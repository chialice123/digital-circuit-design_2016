==> flow/design.v <==
module single_cpu(
	clk,
	rst_n,
	in_valid,
	instruction,
	dout,
	out_valid,
	ren,
	wen,
	addr,
	din,
	out0,
	out1,
	out2,
	out3,
	out4,
	out5,
	out6,
	out7,
	out8,
	out9,
	out10,
	out11,
	out12,
	out13,
	out14,
	out15
);
input clk, rst_n, in_valid;
input [18:0] instruction;
input [15:0] dout;
output logic out_valid, ren, wen;
output logic [15:0] out0, out1, out2, out3, out4, out5, out6, out7, out8, out9, out10,
					out11, out12, out13, out14, out15, din;
output logic [3:0] addr;
logic [18:0] in;
logic [15:0] rd, rs, rt, rl;
logic [3:0] cnt;
logic [31:0] temp;
logic ok;
parameter 	IDLE = 2'b00,
			IN 	 = 2'b01,
			CAL  = 2'b10,
			OUT  = 2'b11;
logic [1:0] state, next;
always @(posedge clk or negedge rst_n) begin
	if(!rst_n)
		state <= IDLE;
	else
		state <= next;
end
always_comb begin
	case (state)
		IDLE: 
			if (in_valid) next = IN;
			else next = IDLE;
		IN:
			if (!in_valid) next = CAL;
			else next = IN;
		CAL:
			if (ok) next = OUT;
			else next = CAL;
		OUT:
			if (!out_valid) next = IDLE;
			else next = OUT;
	endcase
end
always @(posedge clk or negedge rst_n) begin
	if (!rst_n) begin
		ok <= 0;
		temp <= 0;
		out_valid <= 0;
		out0 <= 0;
		out1 <= 0;
		out2 <= 0;
		out3 <= 0;
		out4 <= 0;
		out5 <= 0;
		out6 <= 0;
		out7 <= 0;
		out8 <= 0;
		out9 <= 0;
		out10 <= 0;
		out11 <= 0;
		out12 <= 0;
		out13 <= 0;
		out14 <= 0;
		out15 <= 0;
		ren <= 0;
		wen <= 0;
		addr <= 0;
		din <= 0;
	end else begin
		if (state==CAL || state==OUT) begin
			cnt <= cnt+1;
		end else begin
			cnt <= 0;
		end
		if (in_valid)
			in <= instruction;
		if (next==OUT)
			out_valid <= 1;
		case (state)
			IDLE: begin
				ok <= 0;
				out_valid <= 0;
				temp <= 0;
				ren <= 0;
				wen <= 0;
				addr <= 0;
				din <= 0;
			end
			CAL: begin
				if (cnt==0) begin
					case (in[15:12])
						4'd0: rs <= out0;
						4'd1: rs <= out1;
						4'd2: rs <= out2;
						4'd3: rs <= out3;
						4'd4: rs <= out4;
						4'd5: rs <= out5;
						4'd6: rs <= out6;
						4'd7: rs <= out7;
						4'd8: rs <= out8;
						4'd9: rs <= out9;
						4'd10: rs <= out10;
						4'd11: rs <= out11;
						4'd12: rs <= out12;
						4'd13: rs <= out13;
						4'd14: rs <= out14;
						4'd15: rs <= out15;		
					endcase
				end else if (cnt==1) begin
					case (in[11:8])
						4'd0: rt <= out0;
						4'd1: rt <= out1;
						4'd2: rt <= out2;
						4'd3: rt <= out3;
						4'd4: rt <= out4;
						4'd5: rt <= out5;
						4'd6: rt <= out6;
						4'd7: rt <= out7;
						4'd8: rt <= out8;
						4'd9: rt <= out9;
						4'd10: rt <= out10;
						4'd11: rt <= out11;
						4'd12: rt <= out12;
						4'd13: rt <= out13;
						4'd14: rt <= out14;
						4'd15: rt <= out15;
					endcase
				end else begin  
					case (in[18:16])
						3'b000: begin
							if (cnt==2) begin
								case (in[3:0])
									4'b0000: rd <= rs & rt;
									4'b0001: rd <= rs | rt;
									4'b0010: rd <= rs + rt;
									4'b0011: begin
										if (rs>rt) rd <= rs-rt;
										else rd <= rt-rs;
									end
								endcase
							end else begin
								case (in[7:4])
									4'd0: out0 <= rd;
									4'd1: out1 <= rd;
									4'd2: out2 <= rd;
									4'd3: out3 <= rd;
									4'd4: out4 <= rd;
									4'd5: out5 <= rd;
									4'd6: out6 <= rd;
									4'd7: out7 <= rd;
									4'd8: out8 <= rd;
									4'd9: out9 <= rd;
									4'd10: out10 <= rd;
									4'd11: out11 <= rd;
									4'd12: out12 <= rd;
									4'd13: out13 <= rd;
									4'd14: out14 <= rd;
									4'd15: out15 <= rd;
								endcase
								ok <= 1;
								cnt <= 0;
							end
						end
						3'b001: begin
							if (cnt==2)
								temp <= temp + rs*rt[3:0];
							else if (cnt==3)
								temp <= temp + ((rs*rt[7:4])<<4);
							else if (cnt==4)
								temp <= temp + ((rs*rt[11:8])<<8);
							else if (cnt==5)
								temp <= temp + ((rs*rt[15:12])<<12);
							else if (cnt==6)
								{rd[15:0],rl[15:0]} <= temp;
							else begin
								case (in[7:4])
									4'd0: out0 <= rd;
									4'd1: out1 <= rd;
									4'd2: out2 <= rd;
									4'd3: out3 <= rd;
									4'd4: out4 <= rd;
									4'd5: out5 <= rd;
									4'd6: out6 <= rd;
									4'd7: out7 <= rd;
									4'd8: out8 <= rd;
									4'd9: out9 <= rd;
									4'd10: out10 <= rd;
									4'd11: out11 <= rd;
									4'd12: out12 <= rd;
									4'd13: out13 <= rd;
									4'd14: out14 <= rd;
									4'd15: out15 <= rd;
								endcase
								case (in[3:0])
									4'd0: out0 <= rl;
									4'd1: out1 <= rl;
									4'd2: out2 <= rl;
									4'd3: out3 <= rl;
									4'd4: out4 <= rl;
									4'd5: out5 <= rl;
									4'd6: out6 <= rl;
									4'd7: out7 <= rl;
									4'd8: out8 <= rl;
									4'd9: out9 <= rl;
									4'd10: out10 <= rl;
									4'd11: out11 <= rl;
									4'd12: out12 <= rl;
									4'd13: out13 <= rl;
									4'd14: out14 <= rl;
									4'd15: out15 <= rl;
								endcase
								ok <= 1;
								cnt <= 0;
							end
						end
						3'b010:begin
							if (cnt==2)
								rt <= rs + in[7:0];
							else begin
								case (in[11:8])
									4'd0: out0 <= rt;
									4'd1: out1 <= rt;
									4'd2: out2 <= rt;
									4'd3: out3 <= rt;
									4'd4: out4 <= rt;
									4'd5: out5 <= rt;
									4'd6: out6 <= rt;
									4'd7: out7 <= rt;
									4'd8: out8 <= rt;
									4'd9: out9 <= rt;
									4'd10: out10 <= rt;
									4'd11: out11 <= rt;
									4'd12: out12 <= rt;
									4'd13: out13 <= rt;
									4'd14: out14 <= rt;
									4'd15: out15 <= rt;
								endcase
								ok <= 1;
								cnt <= 0;
							end
						end
						3'b011: begin
							if (cnt==2) begin
								if (rs>in[7:0])
									rt <= rs - in[7:0];
								else 
									rt <= in[7:0] - rs;
							end else begin
								case (in[11:8])
									4'd0: out0 <= rt;
									4'd1: out1 <= rt;
									4'd2: out2 <= rt;
									4'd3: out3 <= rt;
									4'd4: out4 <= rt;
									4'd5: out5 <= rt;
									4'd6: out6 <= rt;
									4'd7: out7 <= rt;
									4'd8: out8 <= rt;
									4'd9: out9 <= rt;
									4'd10: out10 <= rt;
									4'd11: out11 <= rt;
									4'd12: out12 <= rt;
									4'd13: out13 <= rt;
									4'd14: out14 <= rt;
									4'd15: out15 <= rt;
								endcase
								ok <= 1;
								cnt <= 0;
							end
						end
						3'b100: begin
							if (cnt==2) begin
								wen <= 1;
								addr <= rs[3:0];
								din <= rt + in[7:0];
							end else begin
								case (in[11:8])
									4'd0: out0 <= 0;
									4'd1: out1 <= 0;
									4'd2: out2 <= 0;
									4'd3: out3 <= 0;
									4'd4: out4 <= 0;
									4'd5: out5 <= 0;
									4'd6: out6 <= 0;
									4'd7: out7 <= 0;
									4'd8: out8 <= 0;
									4'd9: out9 <= 0;
									4'd10: out10 <= 0;
									4'd11: out11 <= 0;
									4'd12: out12 <= 0;
									4'd13: out13 <= 0;
									4'd14: out14 <= 0;
									4'd15: out15 <= 0;
								endcase
								ok <= 1;
								cnt <= 0;
							end
						end
						3'b101: begin
							if(cnt==2) begin
								ren <= 1;
								addr <= rs[3:0];
							end else if (cnt==3) begin
								ren <= 0;
								rt <= dout + in[7:0];
							end else begin
								case (in[11:8])
									4'd0: out0 <= rt;
									4'd1: out1 <= rt;
									4'd2: out2 <= rt;
									4'd3: out3 <= rt;
									4'd4: out4 <= rt;
									4'd5: out5 <= rt;
									4'd6: out6 <= rt;
									4'd7: out7 <= rt;
									4'd8: out8 <= rt;
									4'd9: out9 <= rt;
									4'd10: out10 <= rt;
									4'd11: out11 <= rt;
									4'd12: out12 <= rt;
									4'd13: out13 <= rt;
									4'd14: out14 <= rt;
									4'd15: out15 <= rt;
								endcase
								ok <= 1;
								cnt <= 0;
							end
						end
					endcase
				end
			end
			OUT: begin
				if (cnt) begin
					out_valid <= 0;
					ok <= 0;
				end
			end
		endcase
	end
end
endmodule
* Reports on single_cpu
The steps from the RTL of single_cpu to its reports follow in flow order.
Lines are those of the file above, counted from 1.
Operators: Yosys type, input widths -> output width; for muxes data width and select width s.
Not given: --
- Design top :: single_cpu
- Clock input :: clk
- Library :: sky130hd
- Timing corner :: tt_025C_1v80

* Word level
Source: Yosys, flattened and elaborated, memories not mapped. Widths are those after wreduce. Registers that Yosys merges into a memory's read port (data or address) are not register bits. Print and check cells do not count. Equal cells are merged and count once.
- Memory bits (writable) :: 0
- Latch bits :: 0
- Bits in read-only memories :: 0
- Elaborated cells :: 549
- Memories kept :: 0
- Output and inout port bits :: 279
- Flip-flop bits (word level) :: 401
- Clocked read ports x word width :: 0
- Input bits :: 38
- Multipliers :: 4
- $lt $le $gt $ge :: 2
- Eq/ne operators :: 128
- Reduce/logical cells :: 43
- Add/sub/neg operators :: 13
- Bitwise operators :: 8
- Muxes and demuxes :: 321
- Shifts and indexed selects :: 0
- Divide/modulo/power cells :: 0
** Operators with widths (count)
- $mux 16 :: 241
- $pmux 16 s5 :: 16
- $pmux 16 s16 :: 2
- $mul 16x4->20 :: 4
- $reduce_and 15->1 :: 16
- $mux 32 :: 7
- $eq 4x4->1 const B :: 32
- $eq 4x3->1 const B :: 19
- $ne 2x2->1 const B :: 35
- $pmux 32 s2 :: 1
- $pmux 16 s4 :: 1
- $mux 4 :: 16
- $pmux 16 s2 :: 2
- $add 16x8->16 :: 3
- $pmux 16 s3 :: 1
- $eq 4x2->1 const B :: 10
- $ne 3x3->1 const B :: 13
- $sub 16x16->16 :: 2
- $add 32x20->32 :: 1
- $add 32x24->32 :: 1
- $add 32x28->32 :: 1
- $add 32x32->32 :: 1
- $mux 1 :: 24
- $eq 4x1->1 const B :: 5
- $logic_not 4->1 :: 5
- $reduce_and 5->1 :: 4
- $add 16x16->16 :: 1
- $gt 16x16->1 :: 1
Not listed: further kinds 36, cells in them 54.

* Longest topological paths
Yosys ltp: most cells in a row. Word level: on the elaborated netlist, between registers, memories and ports. Mapped: between sequential cells and ports; inverters and the memories' decode and read muxes count.
- Depth in word-level cells :: 12
- ABC_AREA :: 0
- Gate-level depth with buffers :: 28
- Gate-level depth less buffers :: 26

* Synthesis result
The flow's flattened synthesis, as Yosys stat reports it; memories are mapped. The netlist is that of the ABC_AREA named above (0 if unset); the other value can give another one.
The area totals of this step are shown rounded.
** Cells by type
- sky130_fd_sc_hd__dfrtp_1 :: count 315, area in all 7882.56 µm²
- sky130_fd_sc_hd__a21oi_1 :: count 727, area in all 3638.49 µm²
- sky130_fd_sc_hd__o21ai_0 :: count 673, area in all 3368.23 µm²
- sky130_fd_sc_hd__ha_1 :: count 261, area in all 3.27E+03 µm²
- sky130_fd_sc_hd__mux2i_1 :: count 282, area in all 2.82E+03 µm²
- sky130_fd_sc_hd__fa_1 :: count 139, area in all 2.78E+03 µm²
- sky130_fd_sc_hd__edfxtp_1 :: count 87, area in all 2.61E+03 µm²
- sky130_fd_sc_hd__nor2_1 :: count 606, area in all 2.27E+03 µm²
- sky130_fd_sc_hd__nand2_1 :: count 533, area in all 2E+03 µm²
- sky130_fd_sc_hd__a22oi_1 :: count 175, area in all 1313.76 µm²
- sky130_fd_sc_hd__clkbuf_1 :: count 343, area in all 1.29E+03 µm²
- sky130_fd_sc_hd__inv_1 :: count 339, area in all 1272.47 µm²
- sky130_fd_sc_hd__xnor2_1 :: count 110, area in all 963.424 µm²
- sky130_fd_sc_hd__nand3_1 :: count 97, area in all 485.466 µm²
- sky130_fd_sc_hd__nor3_1 :: count 86, area in all 430.413 µm²
- sky130_fd_sc_hd__xor2_1 :: count 48, area in all 420.403 µm²
- sky130_fd_sc_hd__a21o_1 :: count 49, area in all 367.853 µm²
- sky130_fd_sc_hd__a221oi_1 :: count 37, area in all 324.061 µm²
Other cell types: 79; their cells: 684.
- Cell count :: 5591
- Mapped area :: 0.04257 mm²
- Sequential area :: 0.01052 mm²
- Mapped flip-flops :: 403
- Buffers :: 385

* Worst setup path after synthesis
OpenSTA on the mapped netlist: ideal clock, no wires. The path of least setup slack (recovery checks aside). Input and output delay are each 20% of the period. Register names are those of the netlist, which keeps one name where synthesis merged equal registers.
- Path type :: register to register
- Start :: reg rs[1]
- End :: reg temp[26]
- Delay of the path :: 5934 ps
- Setup time :: 122 ps
- Stages on the path :: 26
- Period :: 5990 ps
- Path buffers :: 1
- Path slack :: 57 ps
- Data required time :: 5868 ps
- Time at the first pin :: 0 ps
- Arrival time :: 5812 ps
- Synthesis period reached :: 5933 ps
"delay of the path" is the arrival time less input delay plus setup time.
"stages on the path": output pins that drive a net of the path, with the launching flip-flop's if there is one; two outputs of one cell count as two.
"synthesis period reached" is the clock period less the worst setup slack; recovery checks do not enter. This is arithmetic on one report: input and output delays are still those of the set period (20% each).
The rows between start and end are the longest chain of elaborated cells between them; the timing report does not say that the signal goes this way. Where chains are equally long, one stands for them.
A line is the first line of the expression or statement that the cell stems from. Yosys adds cells for indexed reads and writes and turns some case tables into memories.
A register here has more assigning lines than the two given.
- Cells stage by stage :: sky130_fd_sc_hd__edfxtp_1 -> sky130_fd_sc_hd__inv_1 -> sky130_fd_sc_hd__clkbuf_1 -> sky130_fd_sc_hd__nor2_1 -> sky130_fd_sc_hd__fa_1 -> sky130_fd_sc_hd__inv_1 -> sky130_fd_sc_hd__fa_1 -> sky130_fd_sc_hd__inv_1 -> sky130_fd_sc_hd__ha_1 -> sky130_fd_sc_hd__nor2b_1 -> sky130_fd_sc_hd__o21ai_0 -> sky130_fd_sc_hd__a21boi_0 -> sky130_fd_sc_hd__o211ai_1 -> sky130_fd_sc_hd__a21oi_1 -> sky130_fd_sc_hd__nor3b_1 -> sky130_fd_sc_hd__o311ai_0 -> sky130_fd_sc_hd__a21oi_1 -> sky130_fd_sc_hd__xnor2_1 -> sky130_fd_sc_hd__ha_1 -> sky130_fd_sc_hd__nand2_1 -> sky130_fd_sc_hd__o31a_1 -> sky130_fd_sc_hd__a21boi_0 -> sky130_fd_sc_hd__o211ai_1 -> sky130_fd_sc_hd__mux2i_1 -> sky130_fd_sc_hd__a31o_2 -> sky130_fd_sc_hd__a32o_1
- Cells in the longest elaborated chain :: 10
- Elaborated cells between the ends (all ways) :: 16
- Source lines of those cells :: 12
- Those cells by class :: add/sub: 4; mul: 4; mux: 8
** RTL lines, path post-synthesis
- start: declaration :: RTL line 37 : logic [15:0] rd, rs, rt, rl;
- start: assignment :: RTL line 116 : 4'd0: rs <= out0;
- start: assignment :: RTL line 117 : 4'd1: rs <= out1;
- $mul 16x4->20 :: RTL line 196 : temp <= temp + ((rs*rt[15:12])<<12);
- $add 32x32->32 :: RTL line 196
- $mux 32 :: RTL line 195 : else if (cnt==5)
- $mux 32 :: RTL line 193 : else if (cnt==4)
- $mux 32 :: RTL line 191 : else if (cnt==3)
- $mux 32 :: RTL line 189 : if (cnt==2)
- $mux 32 :: RTL line 153 : case (in[18:16])
- $mux 32 :: RTL line 133 : end else if (cnt==1) begin
- $mux 32 :: RTL line 114 : if (cnt==0) begin
- $pmux 32 s2 :: RTL line 103 : case (state)
- end: assignment :: RTL line 190 : temp <= temp + rs*rt[3:0];
- end: assignment :: RTL line 192 : temp <= temp + ((rs*rt[7:4])<<4);
- end: declaration :: RTL line 39 : logic [31:0] temp;

* Timing after layout
From the final timing report of entry A: the path of least setup slack in the routed layout; clock arrival at registers is part of the times.
The path's times are printed in steps of 10 ps; the period is the one set.
- Path type :: register to register
- Start :: reg rt[7]
- End :: reg temp[31]
- Path buffers :: 4
- Arrival time :: 6130 ps
- Period :: 5660 ps
- Time at the first pin :: 680 ps
- Data required time :: 6240 ps
- Stages on the path :: 25
- Path slack :: 110 ps
- Setup time :: 90 ps
The rows between start and end are the longest chain of elaborated cells between them; the timing report does not say that the signal goes this way. Where chains are equally long, one stands for them.
A register here has more assigning lines than the two given.
- Cells stage by stage :: sky130_fd_sc_hd__edfxtp_1 -> sky130_fd_sc_hd__buf_4 -> sky130_fd_sc_hd__buf_4 -> sky130_fd_sc_hd__ha_2 -> sky130_fd_sc_hd__fa_1 -> sky130_fd_sc_hd__inv_1 -> sky130_fd_sc_hd__fa_1 -> sky130_fd_sc_hd__inv_1 -> sky130_fd_sc_hd__ha_1 -> sky130_fd_sc_hd__nand3_1 -> sky130_fd_sc_hd__a21oi_2 -> sky130_fd_sc_hd__nor3b_2 -> sky130_fd_sc_hd__buf_4 -> sky130_fd_sc_hd__o311ai_1 -> sky130_fd_sc_hd__a21oi_1 -> sky130_fd_sc_hd__xnor2_1 -> sky130_fd_sc_hd__ha_1 -> sky130_fd_sc_hd__a21oi_2 -> sky130_fd_sc_hd__inv_1 -> sky130_fd_sc_hd__a2111oi_4 -> sky130_fd_sc_hd__nor3_2 -> sky130_fd_sc_hd__xor2_1 -> sky130_fd_sc_hd__o21ai_0 -> sky130_fd_sc_hd__buf_4 -> sky130_fd_sc_hd__o31ai_2
- Cells in the longest elaborated chain :: 8
- Elaborated cells between the ends (all ways) :: 8
- Source lines of those cells :: 7
- Those cells by class :: add/sub: 1; mul: 1; mux: 6
** RTL lines, path post-layout
- start: declaration :: RTL line 37 : logic [15:0] rd, rs, rt, rl;
- start: assignment :: RTL line 135 : 4'd0: rt <= out0;
- start: assignment :: RTL line 136 : 4'd1: rt <= out1;
- $mul 16x4->20 :: RTL line 192 : temp <= temp + ((rs*rt[7:4])<<4);
- $add 32x24->32 :: RTL line 192
- $mux 32 :: RTL line 191 : else if (cnt==3)
- $mux 32 :: RTL line 189 : if (cnt==2)
- $mux 32 :: RTL line 153 : case (in[18:16])
- $mux 32 :: RTL line 133 : end else if (cnt==1) begin
- $mux 32 :: RTL line 114 : if (cnt==0) begin
- $pmux 32 s2 :: RTL line 103 : case (state)
- end: assignment :: RTL line 190 : temp <= temp + rs*rt[3:0];
- end: assignment :: RTL line 192
- end: declaration :: RTL line 39 : logic [31:0] temp;

Add stored flow runs of single_cpu

Flow measurements of single_cpu on sky130hd: 2 stored runs with different settings, listed in no order. Input and output delays are each 20% of the period that was set; the output load is 0.01 pF.
"time on the worst setup path": the worst setup path's part of the clock period (all of it between registers, 20% less for each end at a port) less its slack. A launch clock that arrives late makes it longer, a capture clock that arrives late makes it shorter.
By "power" is meant OpenSTA's value without simulated activity: inputs other than the clock are taken to toggle once in ten clock periods, and the tool carries that through the logic.
"time on the worst setup path" is known to 10 ps.
The results are shown rounded.

* Entry A
** Files
==> flow/run.sh <==
#!/bin/bash
# the make line also repeats the synthesis and layout settings of config.mk as NAME=value (left out here)
make -C /OpenROAD-flow-scripts/flow DESIGN_CONFIG=/design/flow/config.mk WORK_HOME=/design/flow/orfs CLKGATE_MAP_FILE= finish
==> flow/config.mk <==
export PLATFORM = sky130hd
export DESIGN_NAME = single_cpu
export DESIGN_NICKNAME = single_cpu
export VERILOG_FILES = /design/flow/design.v
export SDC_FILE = /design/flow/constraint.sdc
export NUM_CORES = 4
export LEC_CHECK = 0
export CAP_MARGIN = 20
export CORE_MARGIN = 2
export CORE_UTILIZATION = 40
export SLEW_MARGIN = 20
==> flow/constraint.sdc <==
create_clock -name core_clock -period 5.66 [get_ports {clk}]
set_input_delay 1.1320 -clock core_clock [delete_from_list [all_inputs] [get_ports {clk}]]
set_output_delay 1.1320 -clock core_clock [all_outputs]
set_load 0.01 [all_outputs]
** Results
- Time on the worst setup path :: 5550 ps
- Kind of the worst setup path :: register to register
- Netlist area reported by Yosys :: 0.04257 mm²
- Standard-cell area after layout :: 0.05177 mm²
- Worst setup slack after layout :: 112 ps
- Die outline area :: 0.109 mm²
- Power :: 21.32 mW

* Entry B
** Files
==> flow/run.sh <==
#!/bin/bash
# the make line also repeats the synthesis and layout settings of config.mk as NAME=value (left out here)
make -C /OpenROAD-flow-scripts/flow DESIGN_CONFIG=/design/flow/config.mk WORK_HOME=/design/flow/orfs CLKGATE_MAP_FILE= finish
==> flow/config.mk <==
export PLATFORM = sky130hd
export DESIGN_NAME = single_cpu
export DESIGN_NICKNAME = single_cpu
export VERILOG_FILES = /design/flow/design.v
export SDC_FILE = /design/flow/constraint.sdc
export NUM_CORES = 4
export LEC_CHECK = 0
export CAP_MARGIN = 15
export CELL_PAD_IN_SITES_DETAIL_PLACEMENT = 1
export CORE_MARGIN = 2
export CORE_UTILIZATION = 32
export PLACE_DENSITY_LB_ADDON = 0.13
export SETUP_SLACK_MARGIN = 0.49
export SLEW_MARGIN = 20
export TNS_END_PERCENT = 45
==> flow/constraint.sdc <==
create_clock -name core_clock -period 4.02 [get_ports {clk}]
set_input_delay 0.8040 -clock core_clock [delete_from_list [all_inputs] [get_ports {clk}]]
set_output_delay 0.8040 -clock core_clock [all_outputs]
set_load 0.01 [all_outputs]
** Results
- Time on the worst setup path :: 5550 ps
- Kind of the worst setup path :: register to register
- Netlist area reported by Yosys :: 0.04257 mm²
- Standard-cell area after layout :: 0.0582 mm²
- Worst setup slack after layout :: -1532 ps
- Die outline area :: 0.136 mm²
- Power :: 32.15 mW
